==> flow/design.v <==
module IFU (
    input   wire       clk,
    input   wire       rst,
    input   wire[2:0]  sel_mux_pc,
    input   wire[63:0] src_alu,
    output  reg[63:0]  pc_addr,
    output  wire[63:0] dnpc
);
    wire[63:0] out_pc_mux;
    wire[63:0] src_pc_reg;
    assign src_pc_reg = pc_addr + 64'h4;
    assign       dnpc = src_pc_reg;
    pc_reg pc_in_IFU (.clk(clk), .rst(rst), .din_pc(out_pc_mux), .pc_addr(pc_addr));
    mux3_64b mux3_64b_in_IFU (.in0(src_alu & 64'hfffffffffffffffe), .in1(src_alu), .in2(src_pc_reg), .sel(sel_mux_pc), .out(out_pc_mux));
endmodule
module pc_reg (
    input   wire       clk,
    input   wire       rst,
    input   wire[63:0] din_pc,
    output  reg[63:0]  pc_addr
);
    always @ (posedge clk) begin
        if(rst) pc_addr <= 64'h80000000;
        else    pc_addr <= din_pc;
    end
endmodule
module mux3_64b (
    input  [63:0] in0, in1, in2,
    input  [2:0]  sel,
    output [63:0] out
);
assign out = ({64{sel[0]}} & in0)
           | ({64{sel[1]}} & in1)
           | ({64{sel[2]}} & in2);
endmodule
### Reports on IFU

What the tools print for IFU, step after step.
Line numbers count from 1 in the design file above.
Operators carry their Yosys type and port widths (W data, S select, Z words).
Cell names lack the library's common part.
A cell with n/a has no value.

| design | value |
|---|---|
| design top | IFU |
| clock port | clk |
| library | sky130hd |
| library corner | tt_025C_1v80 |

### Elaborated design

Counts by Yosys on the flattened word-level netlist (proc, flatten, opt, wreduce; memories kept). Register bits leave out memories and registers merged into their read ports (data or address); mux counts leave out enables and synchronous resets folded into registers. Print and check cells are left out. Cells with the same type and inputs are merged into one.

| operators by class | value |
|---|---|
| $add $sub $neg | 1 |
| bitwise operators | 5 |

Operator list:

| kind | number |
|---|---|
| $and A64 B64 Y64 | 3 |
| $or A64 B64 Y64 | 2 |
| $add A64 B3 Y64 const B | 1 |

| word-level totals | value |
|---|---|
| register bits after elaboration | 64 |
| output and inout bits | 128 |

### Logic depth

Longest topological path by Yosys (ltp), each cell counted once; first at word level (registers and memories cut), then after technology mapping (sequential cells cut; the memories' decode and read muxes count).

| logic depth | value |
|---|---|
| word-level depth | 3 |
| ABC_AREA | 0 |
| depth in mapped cells | 8 |
| depth with buffers taken out | 6 |

### Netlist

Yosys stat after the flow's synthesis: flattened, memories mapped to cells. It holds for the ABC_AREA given above (unset counts as 0); a run with the other value may have another netlist.
The area totals of this step are shown rounded.

Cell types:

| type | number |
|---|---|
| dfxtp_1 | 64 |
| xnor2_1 | 31 |
| xor2_1 | 29 |
| a22o_1 | 24 |
| nand2_1 | 48 |
| nand4_1 | 27 |
| nand3_1 | 30 |
| nor2_1 | 38 |
| a22oi_1 | 13 |
| o211ai_1 | 12 |
| and3_1 | 14 |
| nor3_1 | 17 |
| nor4_4 | 4 |
| nor4_1 | 13 |
| and4_1 | 8 |
| and2_1 | 11 |
| clkbuf_1 | 17 |
| or3_1 | 10 |

Other cell types: 36; their cells: 93.

| synthesis totals | value |
|---|---|
| area of sequential cells | 0.00128 mm^2 |
| cells in the netlist | 503 |
| mapped flip-flops | 64 |
| cell area after synthesis | 0.00424 mm^2 |

By module: a second synthesis without flattening, with its own total; a netlist apart from the flattened one above.

| unflattened totals | value |
|---|---|
| cells (unflattened synthesis) | 490 |
| area total of the unflattened synthesis | 0.00417 mm^2 |

Each row is one instance without its submodules.

Modules:

| module | cells | times used | area (mm^2) |
|---|---|---|---|
| pc_reg | 135 | 1 | 0.00173 |
| IFU | 206 | 1 | 0.00137 |
| mux3_64b | 149 | 1 | 0.00107 |

### Path before layout

Path of least setup slack by OpenSTA after synthesis, without wires, with an ideal clock, recovery checks aside; 20% of the period is set as input and as output delay. Where synthesis merged equal registers, the netlist keeps one of their names.

| timing path post-synthesis | value |
|---|---|
| kind | register to output |
| from | reg pc_in_IFU.pc_addr[35] |
| to | out dnpc[53] |
| path delay | 1.758 ns |
| buffers on the path | 1 |
| data arrival time | 1.758 ns |
| external output delay | 0.658 ns |
| stages on the path | 7 |
| time at the first pin | 0.000 ns |
| period | 3.29 ns |
| slack | 0.874 ns |
| period reached after synthesis | 2.416 ns |

"path delay" = arrival - input delay + setup time.
A path that ends at an output port has no setup time.
"stages on the path": output pins that drive a net of the path, with the launching flip-flop's if there is one; two outputs of one cell count as two.
"period reached after synthesis" = period - worst setup slack (recovery checks aside). The figure is calculated, with input and output delays left at 20% of the set period.
Between the ends stands the longest chain of elaborated cells between them, by number of cells; it is not shown to be the way that was timed. Of several equally long chains one is given.
Each line given opens the expression or statement behind the cell; cells for indexed reads and writes are added by Yosys, which also makes memories of some case tables.

| on the way, post-synthesis | value |
|---|---|
| path through | dfxtp_1 buf_2 nand3_2 nor4_4 nand3_1 nor3_1 xor2_1 |
| length of the longest elaborated chain | 1 |

Ends and longest elaborated chain, post-synthesis:

| element | line | RTL |
|---|---|---|
| start: declaration | 20 | `output  reg[63:0]  pc_addr` |
| start: assignment | 23 | `if(rst) pc_addr <= 64'h80000000;` |
| start: assignment | 24 | `else    pc_addr <= din_pc;` |
| $add A64 B3 Y64 | 11 | `assign src_pc_reg = pc_addr + 64'h4;` |
| end: declaration | 7 | `output  wire[63:0] dnpc` |

IFU through Yosys and OpenROAD on sky130hd: 2 stored runs, unordered, with their settings. The constraints put input and output delay at 20% of the set period each and load the outputs with 0.01 pF.

## Stored run 1

==> flow/run.sh <==
#!/bin/bash
# the make line also repeats the synthesis and layout settings of config.mk as NAME=value (left out here)
make -C /OpenROAD-flow-scripts/flow DESIGN_CONFIG=/design/flow/config.mk WORK_HOME=/design/flow/orfs CLKGATE_MAP_FILE= finish
==> flow/config.mk <==
export PLATFORM = sky130hd
export DESIGN_NAME = IFU
export DESIGN_NICKNAME = IFU
export VERILOG_FILES = /design/flow/design.v
export SDC_FILE = /design/flow/constraint.sdc
export NUM_CORES = 4
export LEC_CHECK = 0
export CAP_MARGIN = 20
export CELL_PAD_IN_SITES_DETAIL_PLACEMENT = 0
export CELL_PAD_IN_SITES_GLOBAL_PLACEMENT = 1
export CORE_MARGIN = 2
export CORE_UTILIZATION = 62
export CTS_CLUSTER_DIAMETER = 217
export GPL_ROUTABILITY_DRIVEN = 0
export GPL_TIMING_DRIVEN = 1
export HOLD_SLACK_MARGIN = 0.14
export MIN_ROUTING_LAYER = met1
export PLACE_DENSITY_LB_ADDON = 0.01
export SETUP_SLACK_MARGIN = 0.35
export SLEW_MARGIN = 20
==> flow/constraint.sdc <==
create_clock -name core_clock -period 1.8 [get_ports {clk}]
set_input_delay 0.3600 -clock core_clock [delete_from_list [all_inputs] [get_ports {clk}]]
set_output_delay 0.3600 -clock core_clock [all_outputs]
set_load 0.01 [all_outputs]

Stored run 1: unfinished; error FLW-0024 in placement

## Stored run 2

==> flow/run.sh <==
#!/bin/bash
# the make line also repeats the synthesis and layout settings of config.mk as NAME=value (left out here)
make -C /OpenROAD-flow-scripts/flow DESIGN_CONFIG=/design/flow/config.mk WORK_HOME=/design/flow/orfs CLKGATE_MAP_FILE= finish
==> flow/config.mk <==
export PLATFORM = sky130hd
export DESIGN_NAME = IFU
export DESIGN_NICKNAME = IFU
export VERILOG_FILES = /design/flow/design.v
export SDC_FILE = /design/flow/constraint.sdc
export NUM_CORES = 4
export LEC_CHECK = 0
export ABC_AREA = 0
export CAP_MARGIN = 20
export CELL_PAD_IN_SITES_GLOBAL_PLACEMENT = 1
export CORE_ASPECT_RATIO = 1.99
export CORE_MARGIN = 2
export CORE_UTILIZATION = 41
export PLACE_DENSITY_LB_ADDON = 0.19
export SLEW_MARGIN = 20
==> flow/constraint.sdc <==
create_clock -name core_clock -period 1.91 [get_ports {clk}]
set_input_delay 0.3820 -clock core_clock [delete_from_list [all_inputs] [get_ports {clk}]]
set_output_delay 0.3820 -clock core_clock [all_outputs]
set_load 0.01 [all_outputs]

Stored run 2: unfinished; error DPL-0038 in routing
