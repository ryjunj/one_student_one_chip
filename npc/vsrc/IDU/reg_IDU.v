==> flow/design.v <==
module reg_IDU (
    input         clk,
    input  [31:0] inst,
    input  [63:0] src_alu,
    input  [63:0] src_imm,
    input  [63:0] src_pc,
    input  [63:0] src_ram_rdata,
    input  [1:0]  sel_mux_reg_wdata_sign,
    input         re,
    input         we,
    input         inst_div,
    input         inst_divu,
    input         inst_divw,
    input         inst_divuw,
    input         inst_rem,
    input         inst_remu,
    input         inst_remw,
    input         inst_remuw,
    input         inst_lui,
    input         inst_jal,
    input         inst_jalr,
    input         inst_ld,
    input         inst_lw,
    input         inst_lh,
    input         inst_lb,
    input         inst_lwu,
    input         inst_lhu,
    input         inst_lbu,
    output [63:0] rdata1,
    output [63:0] rdata2,
    output        rd1_eq_rd2,
    output        rd1_lts_rd2,
    output        rd1_ltu_rd2,
    output        rd1_gts_rd2,
    output        rd1_gtu_rd2
);
wire [63:0] out_mux_reg_wdata_sign;
wire [63:0] out_mux_reg_wdata;
wire [6:0]  sel_mux_reg_wdata;
wire        rd2_eq_zero;
wire        zero_and_div;
wire        zero_and_divuw;
wire        zero_and_rem;
wire        default_mux_wdata;
reg_file reg_in_IFU (.clk(clk), .waddr(inst[11:7]), .raddr1(inst[19:15]), .raddr2(inst[24:20]), .wdata(out_mux_reg_wdata_sign), .rdata1(rdata1), .rdata2(rdata2), .re(re), .we(we));
mux2_64b mux_reg_wdata_sign (.sel(sel_mux_reg_wdata_sign), .in0({{(32){out_mux_reg_wdata[31]}}, out_mux_reg_wdata[31:0]}), .in1(out_mux_reg_wdata), .out(out_mux_reg_wdata_sign));
mux7_64b mux_reg_wdata (.sel(sel_mux_reg_wdata), .in0(src_ram_rdata), .in1(src_pc), .in2(src_imm), .in3(rdata1), .in4({32'h0, 32'hffffffff}), .in5({64'hffffffffffffffff}), .in6(src_alu), .out(out_mux_reg_wdata));
assign rd2_eq_zero = (rdata2 == 64'h0);
assign zero_and_div   = (rd2_eq_zero & (inst_div | inst_divu | inst_divw));
assign zero_and_divuw = (rd2_eq_zero & inst_divuw);
assign zero_and_rem   = (rd2_eq_zero & (inst_rem | inst_remu | inst_remw | inst_remuw));
assign default_mux_wdata = ~(zero_and_div | zero_and_divuw | zero_and_rem | inst_lui | inst_jal | inst_jalr | inst_ld | inst_lw | inst_lh | inst_lb | inst_lwu | inst_lhu | inst_lbu);
assign sel_mux_reg_wdata = {default_mux_wdata, zero_and_div, zero_and_divuw, zero_and_rem, inst_lui, {inst_jal | inst_jalr}, {inst_ld | inst_lw | inst_lh | inst_lb | inst_lwu | inst_lhu | inst_lbu}};
wire adder_cout;
wire [63:0] adder_result;
assign {adder_cout, adder_result} = rdata1 + ({1'b0, ~rdata2}) + 1'b1;
assign rd1_eq_rd2 = (rdata1 == rdata2);
assign rd1_lts_rd2 = (rdata1[63] & ~rdata2[63]) | (~(rdata1[63] ^ rdata2[63]) & adder_result[63]);
assign rd1_ltu_rd2 = ~adder_cout;
assign rd1_gts_rd2 = ~(rd1_eq_rd2 | rd1_lts_rd2);
assign rd1_gtu_rd2 = ~(rd1_eq_rd2 | rd1_ltu_rd2);
endmodule
module reg_file (
    input         clk,
    input  [4:0]  waddr,
    input  [4:0]  raddr1,
    input  [4:0]  raddr2,
    input  [63:0] wdata,
    input         re,
    input         we,
    output [63:0] rdata1,
    output [63:0] rdata2
);
reg [63:0] reg_array[31:0];
always @(posedge clk) begin
    if(we) reg_array[waddr] <= wdata;
end
assign rdata1 = (raddr1 == 5'b0) ? 64'h0 : reg_array[raddr1];
assign rdata2 = (raddr2 == 5'b0) ? 64'h0 : reg_array[raddr2];
endmodule
module mux2_64b (
    input  [63:0] in0, in1,
    input  [1:0]  sel,
    output [63:0] out
);
assign out = ({64{sel[0]}} & in0)
           | ({64{sel[1]}} & in1);
endmodule
module mux7_64b (
    input  [63:0] in0, in1, in2, in3, in4, in5, in6,
    input  [6:0]  sel,
    output [63:0] out
);
assign out = ({64{sel[0]}} & in0)
           | ({64{sel[1]}} & in1)
           | ({64{sel[2]}} & in2)
           | ({64{sel[3]}} & in3)
           | ({64{sel[4]}} & in4)
           | ({64{sel[5]}} & in5)
           | ({64{sel[6]}} & in6);
endmodule
---- From RTL to reports: reg_IDU ----
Tool output for the design above, in the order of the flow.
Line numbers count from 1 in the design file above.
Operators: Yosys type, input widths -> output width; for muxes data width and select width s.
Not given: -
design
  top ..................................... reg_IDU
  clock input ............................. clk
  library ................................. sky130hd
  timing corner ........................... tt_025C_1v80

---- Word-level counts ----
Counts by Yosys on the flattened word-level netlist (proc, flatten, opt, wreduce; memories kept). Register bits leave out memories and registers merged into their read ports (data or address); mux counts leave out enables and synchronous resets folded into registers. Print and check cells are left out. Cells with the same type and inputs are merged into one.
Yosys's memory passes give these memory sizes; they may raise the number of words (mostly to a power of two), join words into wider ones and drop unused or constant bits.
operators by class
  add/subtract/negate cells ............... 2
  equality and inequality tests ........... 1
  mux-type cells .......................... 5
  bitwise operators ....................... 54
  reductions and logical operators ........ 3
operators by type and width
  kind                   count
  $and 64x64->64         7
  $or 64x64->64          6
  $mux 64                3
  $add 64x64->65         1
  $add 65x1->65 const B  1
  $or 64x32->64          1
  $eq 64x64->1           1
  $not 64->64            1
  $logic_not 64->1       1
  $or 1x1->1             27
  $logic_not 5->1        2
  $not 1->1              6
  $and 1x1->1            5
  $mux 5                 1
  $xor 1x1->1            1
  $mux 1                 1
bit counts
  flip-flop bits (word level) ............. 0
  RAM bits ................................ 2048
  memories ................................ 1
  bits of input ports ..................... 311
  output and inout bits ................... 133
  cells after elaboration ................. 66
memory list
  memory                words  bits a word  read ports  write ports  line  source
  reg_in_IFU.reg_array  32     64           2           1            74    reg [63:0] reg_array[31:0];

---- Depth ----
Yosys ltp: most cells in a row. Word level: on the elaborated netlist, between registers, memories and ports. Mapped: between sequential cells and ports; inverters and the memories' decode and read muxes count.
depth
  depth in word-level cells ............... 22
  ABC_AREA ................................ 0
  gate-level depth with buffers ........... 26
  gate-level depth less buffers ........... 21

---- After synthesis ----
The flow's flattened synthesis, as Yosys stat reports it; memories are mapped. The netlist is that of the ABC_AREA named above (0 if unset); the other value can give another one.
synthesis totals
  standard cells after synthesis .......... 5483
  chip area (Yosys) ....................... 99145.1 um2
  sequential area ......................... 61499.0 um2
  flip-flops .............................. 2048
cells by type
  type                       count  total area (um2)
  sky130_fd_sc_hd__edfxtp_1  2048   6.15E+04
  sky130_fd_sc_hd__mux4_2    843    1.9E+04
  sky130_fd_sc_hd__mux2i_1   469    4.69E+03
  sky130_fd_sc_hd__mux2_2    117    1.32E+03
  sky130_fd_sc_hd__ha_1      64     800.768
  sky130_fd_sc_hd__a22oi_1   99     743.213
  sky130_fd_sc_hd__clkbuf_1  198    743.213
  sky130_fd_sc_hd__a221o_1   72     720.691
  sky130_fd_sc_hd__a21oi_1   131    655.629
  sky130_fd_sc_hd__a222oi_1  65     650.624
  sky130_fd_sc_hd__buf_2     126    630.605
  sky130_fd_sc_hd__o22ai_1   100    625.6
  sky130_fd_sc_hd__a221oi_1  66     578.054
  sky130_fd_sc_hd__nand2_1   151    566.794
  sky130_fd_sc_hd__o221ai_1  56     490.47
  sky130_fd_sc_hd__nor3_1    92     460.442
  sky130_fd_sc_hd__a21o_1    47     352.838
  sky130_fd_sc_hd__nor2_1    88     330.317
Not listed: further types 55, cells in them 651.
The figures by module come from a second, unflattened synthesis with its own total; it is not the netlist above.
second synthesis, totals
  cell total of the unflattened synthesis .. 5337
  area (unflattened synthesis) ............ 99380.3 um2
Each row is one instance without its submodules.
by module
  module    instances  cells  area (um2)  seq. area (um2)
  reg_file  1          4664   94395.5     61499.0
  mux7_64b  1          305    2254.7      0.0
  reg_IDU   1          290    2011.9      0.0
  mux2_64b  1          78     718.2       0.0

---- Worst setup path after synthesis ----
Path of least setup slack by OpenSTA after synthesis, without wires, with an ideal clock, recovery checks aside; 20% of the period is set as input and as output delay. Where synthesis merged equal registers, the netlist keeps one of their names.
timing after synthesis
  path type ............................... in2out
  start ................................... input port inst[15]
  end ..................................... output port rd1_gts_rd2
  period .................................. 9.07 ns
  input delay ............................. 1.814 ns
  launch time at the first pin ............ 1.814 ns
  arrival time ............................ 7.163 ns
  data required time ...................... 7.256 ns
  slack ................................... 0.093 ns
  delay of the path ....................... 5.349 ns
  stages on the path ...................... 22
  path buffers ............................ 4
  synthesis period reached ................ 8.977 ns
"delay of the path" = arrival - input delay + setup time.
A path that ends at an output port has no setup time.
"stages on the path" counts driving pins, that of a launching flip-flop among them; a cell with two outputs on the path counts twice.
"synthesis period reached" = period - worst setup slack (recovery checks aside). The figure is calculated, with input and output delays left at 20% of the set period.
The rows between start and end are the longest chain of elaborated cells between them; the timing report does not say that the signal goes this way. Where chains are equally long, one stands for them.
A line is the first line of the expression or statement that the cell stems from. Yosys adds cells for indexed reads and writes and turns some case tables into memories.
A memory read counts as a cell of the chain, while the word-level depth stops at memories.
between the ends, after synthesis
  cells stage by stage .................... sky130_fd_sc_hd__buf_2 -> sky130_fd_sc_hd__buf_2 -> sky130_fd_sc_hd__buf_1 -> sky130_fd_sc_hd__buf_1 -> sky130_fd_sc_hd__mux4_2 -> sky130_fd_sc_hd__mux2_2 -> sky130_fd_sc_hd__a221oi_1 -> sky130_fd_sc_hd__nor3_1 -> sky130_fd_sc_hd__ha_1 -> sky130_fd_sc_hd__nor2b_1 -> sky130_fd_sc_hd__o21a_1 -> sky130_fd_sc_hd__o21a_1 -> sky130_fd_sc_hd__o21a_1 -> sky130_fd_sc_hd__o21a_1 -> sky130_fd_sc_hd__o21a_1 -> sky130_fd_sc_hd__o21ai_0 -> sky130_fd_sc_hd__nand2b_1 -> sky130_fd_sc_hd__a2111oi_0 -> sky130_fd_sc_hd__o2111ai_1 -> sky130_fd_sc_hd__a211oi_1 -> sky130_fd_sc_hd__fa_1 -> sky130_fd_sc_hd__nor2_1
  length of the longest elaborated chain .. 8
  elaborated cells on any way between the ends .. 13
  source lines of those cells ............. 6
  classes of those cells .................. add/sub (2); eq/ne (1); mux (1); logic (7); reduce/logical (1); memory (1)
RTL lines, path after synthesis
  item            line  source
  from (decl)     3     input  [31:0] inst,
  $mem_v2 32x64   74    reg [63:0] reg_array[31:0];
  $mux 64         78    assign rdata1 = (raddr1 == 5'b0) ? 64'h0 : reg_array[raddr1];
  $add 64x64->65  56    assign {adder_cout, adder_result} = rdata1 + ({1'b0, ~rdata2}) + 1'b1;
  $add 65x1->65   56
  $and 1x1->1     58    assign rd1_lts_rd2 = (rdata1[63] & ~rdata2[63]) | (~(rdata1[63] ^ rdata2[63]) & adder_result[63]);
  $or 1x1->1      58
  $or 1x1->1      60    assign rd1_gts_rd2 = ~(rd1_eq_rd2 | rd1_lts_rd2);
  $not 1->1       60
  to (decl)       34    output        rd1_gts_rd2,
Some nets on the timed path still bear RTL names; the line given drives or declares the net.
nets with RTL names, path after synthesis
  signal       line
  rdata1[1]    78
  rd1_lts_rd2  58

---- Path in the finished layout ----
From the final timing report of flow run A: the path of least setup slack in the routed layout; clock arrival at registers is part of the times.
timing after layout
  path type ............................... in2out
  start ................................... input port inst[15]
  end ..................................... output port rd1_gts_rd2
  period .................................. 5.79 ns
  input delay ............................. 1.16 ns
  launch time at the first pin ............ 1.16 ns
  arrival time ............................ 6.35 ns
  data required time ...................... 4.63 ns
  slack ................................... -1.72 ns
  stages on the path ...................... 25
  path buffers ............................ 7
The rows between start and end are the longest chain of elaborated cells between them; the timing report does not say that the signal goes this way. Where chains are equally long, one stands for them.
A memory read counts as a cell of the chain, while the word-level depth stops at memories.
between the ends, after layout
  cells stage by stage .................... sky130_fd_sc_hd__buf_16 -> sky130_fd_sc_hd__buf_16 -> sky130_fd_sc_hd__buf_12 -> sky130_fd_sc_hd__buf_12 -> sky130_fd_sc_hd__mux4_2 -> sky130_fd_sc_hd__a211o_1 -> sky130_fd_sc_hd__a21oi_4 -> sky130_fd_sc_hd__nor3_4 -> sky130_fd_sc_hd__ha_1 -> sky130_fd_sc_hd__nor2b_4 -> sky130_fd_sc_hd__o21a_1 -> sky130_fd_sc_hd__o21a_1 -> sky130_fd_sc_hd__o21a_1 -> sky130_fd_sc_hd__o21a_1 -> sky130_fd_sc_hd__o21a_1 -> sky130_fd_sc_hd__o21ai_1 -> sky130_fd_sc_hd__nand2b_1 -> sky130_fd_sc_hd__a2111oi_4 -> sky130_fd_sc_hd__o2111ai_4 -> sky130_fd_sc_hd__buf_6 -> sky130_fd_sc_hd__a211oi_4 -> sky130_fd_sc_hd__buf_4 -> sky130_fd_sc_hd__fa_2 -> sky130_fd_sc_hd__nor2_2 -> sky130_fd_sc_hd__buf_2
  length of the longest elaborated chain .. 8
  elaborated cells on any way between the ends .. 13
  source lines of those cells ............. 6
  classes of those cells .................. add/sub (2); eq/ne (1); mux (1); logic (7); reduce/logical (1); memory (1)
RTL lines, path after layout
  item            line  source
  from (decl)     3     input  [31:0] inst,
  $mem_v2 32x64   74    reg [63:0] reg_array[31:0];
  $mux 64         78    assign rdata1 = (raddr1 == 5'b0) ? 64'h0 : reg_array[raddr1];
  $add 64x64->65  56    assign {adder_cout, adder_result} = rdata1 + ({1'b0, ~rdata2}) + 1'b1;
  $add 65x1->65   56
  $and 1x1->1     58    assign rd1_lts_rd2 = (rdata1[63] & ~rdata2[63]) | (~(rdata1[63] ^ rdata2[63]) & adder_result[63]);
  $or 1x1->1      58
  $or 1x1->1      60    assign rd1_gts_rd2 = ~(rd1_eq_rd2 | rd1_lts_rd2);
  $not 1->1       60
  to (decl)       34    output        rd1_gts_rd2,

Add stored flow runs of reg_IDU

Top module reg_IDU; platform sky130hd; tools Yosys and OpenROAD; 2 stored runs in no particular order. Input and output delays are each 20% of the period that was set; the output load is 0.01 pF.
"clock period achieved" means the clock period less the worst setup slack. The figure is calculated, with input and output delays left at 20% of the set period.
"critical setup path time" is the time allowed to the run's worst setup path (the clock period less input and output delay, where it has them) less its slack. Clock arrival times count: a late capture clock shortens it, a late launch clock lengthens it.
"total power after layout": no workload was simulated; the value follows from the tool's default switching activity.

======== flow run A ========
==> flow/run.sh <==
#!/bin/bash
# the make line also repeats the synthesis and layout settings of config.mk as NAME=value (left out here)
make -C /OpenROAD-flow-scripts/flow DESIGN_CONFIG=/design/flow/config.mk WORK_HOME=/design/flow/orfs CLKGATE_MAP_FILE= finish
==> flow/config.mk <==
export PLATFORM = sky130hd
export DESIGN_NAME = reg_IDU
export DESIGN_NICKNAME = reg_IDU
export VERILOG_FILES = /design/flow/design.v
export SDC_FILE = /design/flow/constraint.sdc
export NUM_CORES = 4
export LEC_CHECK = 0
export CAP_MARGIN = 10
export CORE_MARGIN = 7
export CORE_UTILIZATION = 20
export CTS_CLUSTER_DIAMETER = 292
export GPL_ROUTABILITY_DRIVEN = 0
export PLACE_DENSITY = 0.36
export SETUP_SLACK_MARGIN = 0.7
export SLEW_MARGIN = 20
==> flow/constraint.sdc <==
create_clock -name core_clock -period 5.79 [get_ports {clk}]
set_input_delay 1.1580 -clock core_clock [delete_from_list [all_inputs] [get_ports {clk}]]
set_output_delay 1.1580 -clock core_clock [all_outputs]
set_load 0.01 [all_outputs]

-------- measured, flow run A --------
  setup slack of the worst path ........... -1.721 ns
  standard-cell area of the final layout .. 134854.0 um2
  smallest hold slack ..................... 1.149 ns
  area of the synthesized netlist ......... 99145.1 um2
  utilization of the finished layout ...... 27.3 %
  total power after layout ................ 38214 uW
  area of the die ......................... 515632.0 um2
  critical setup path time ................ 5.20 ns
  kind of the worst setup path ............ in2out
  sum of negative setup slack ............. -10.035 ns
  clock period achieved ................... 7.511 ns

======== flow run B ========
==> flow/run.sh <==
#!/bin/bash
# the make line also repeats the synthesis and layout settings of config.mk as NAME=value (left out here)
make -C /OpenROAD-flow-scripts/flow DESIGN_CONFIG=/design/flow/config.mk WORK_HOME=/design/flow/orfs CLKGATE_MAP_FILE= finish
==> flow/config.mk <==
export PLATFORM = sky130hd
export DESIGN_NAME = reg_IDU
export DESIGN_NICKNAME = reg_IDU
export VERILOG_FILES = /design/flow/design.v
export SDC_FILE = /design/flow/constraint.sdc
export NUM_CORES = 4
export LEC_CHECK = 0
export ABC_AREA = 0
export CAP_MARGIN = 20
export CELL_PAD_IN_SITES_DETAIL_PLACEMENT = 1
export CORE_ASPECT_RATIO = 1.03
export CORE_MARGIN = 7
export CORE_UTILIZATION = 58
export HOLD_SLACK_MARGIN = 0.12
export SLEW_MARGIN = 20
export TNS_END_PERCENT = 30
==> flow/constraint.sdc <==
create_clock -name core_clock -period 7.17 [get_ports {clk}]
set_input_delay 1.4340 -clock core_clock [delete_from_list [all_inputs] [get_ports {clk}]]
set_output_delay 1.4340 -clock core_clock [all_outputs]
set_load 0.01 [all_outputs]

-------- measured, flow run B --------
  setup slack of the worst path ........... -0.981 ns
  standard-cell area of the final layout .. 123556.0 um2
  smallest hold slack ..................... 1.499 ns
  area of the synthesized netlist ......... 99145.1 um2
  utilization of the finished layout ...... 73.0 %
  total power after layout ................ 29534 uW
  area of the die ......................... 182715.0 um2
  critical setup path time ................ 5.28 ns
  kind of the worst setup path ............ in2out
  sum of negative setup slack ............. -4.288 ns
  clock period achieved ................... 8.151 ns
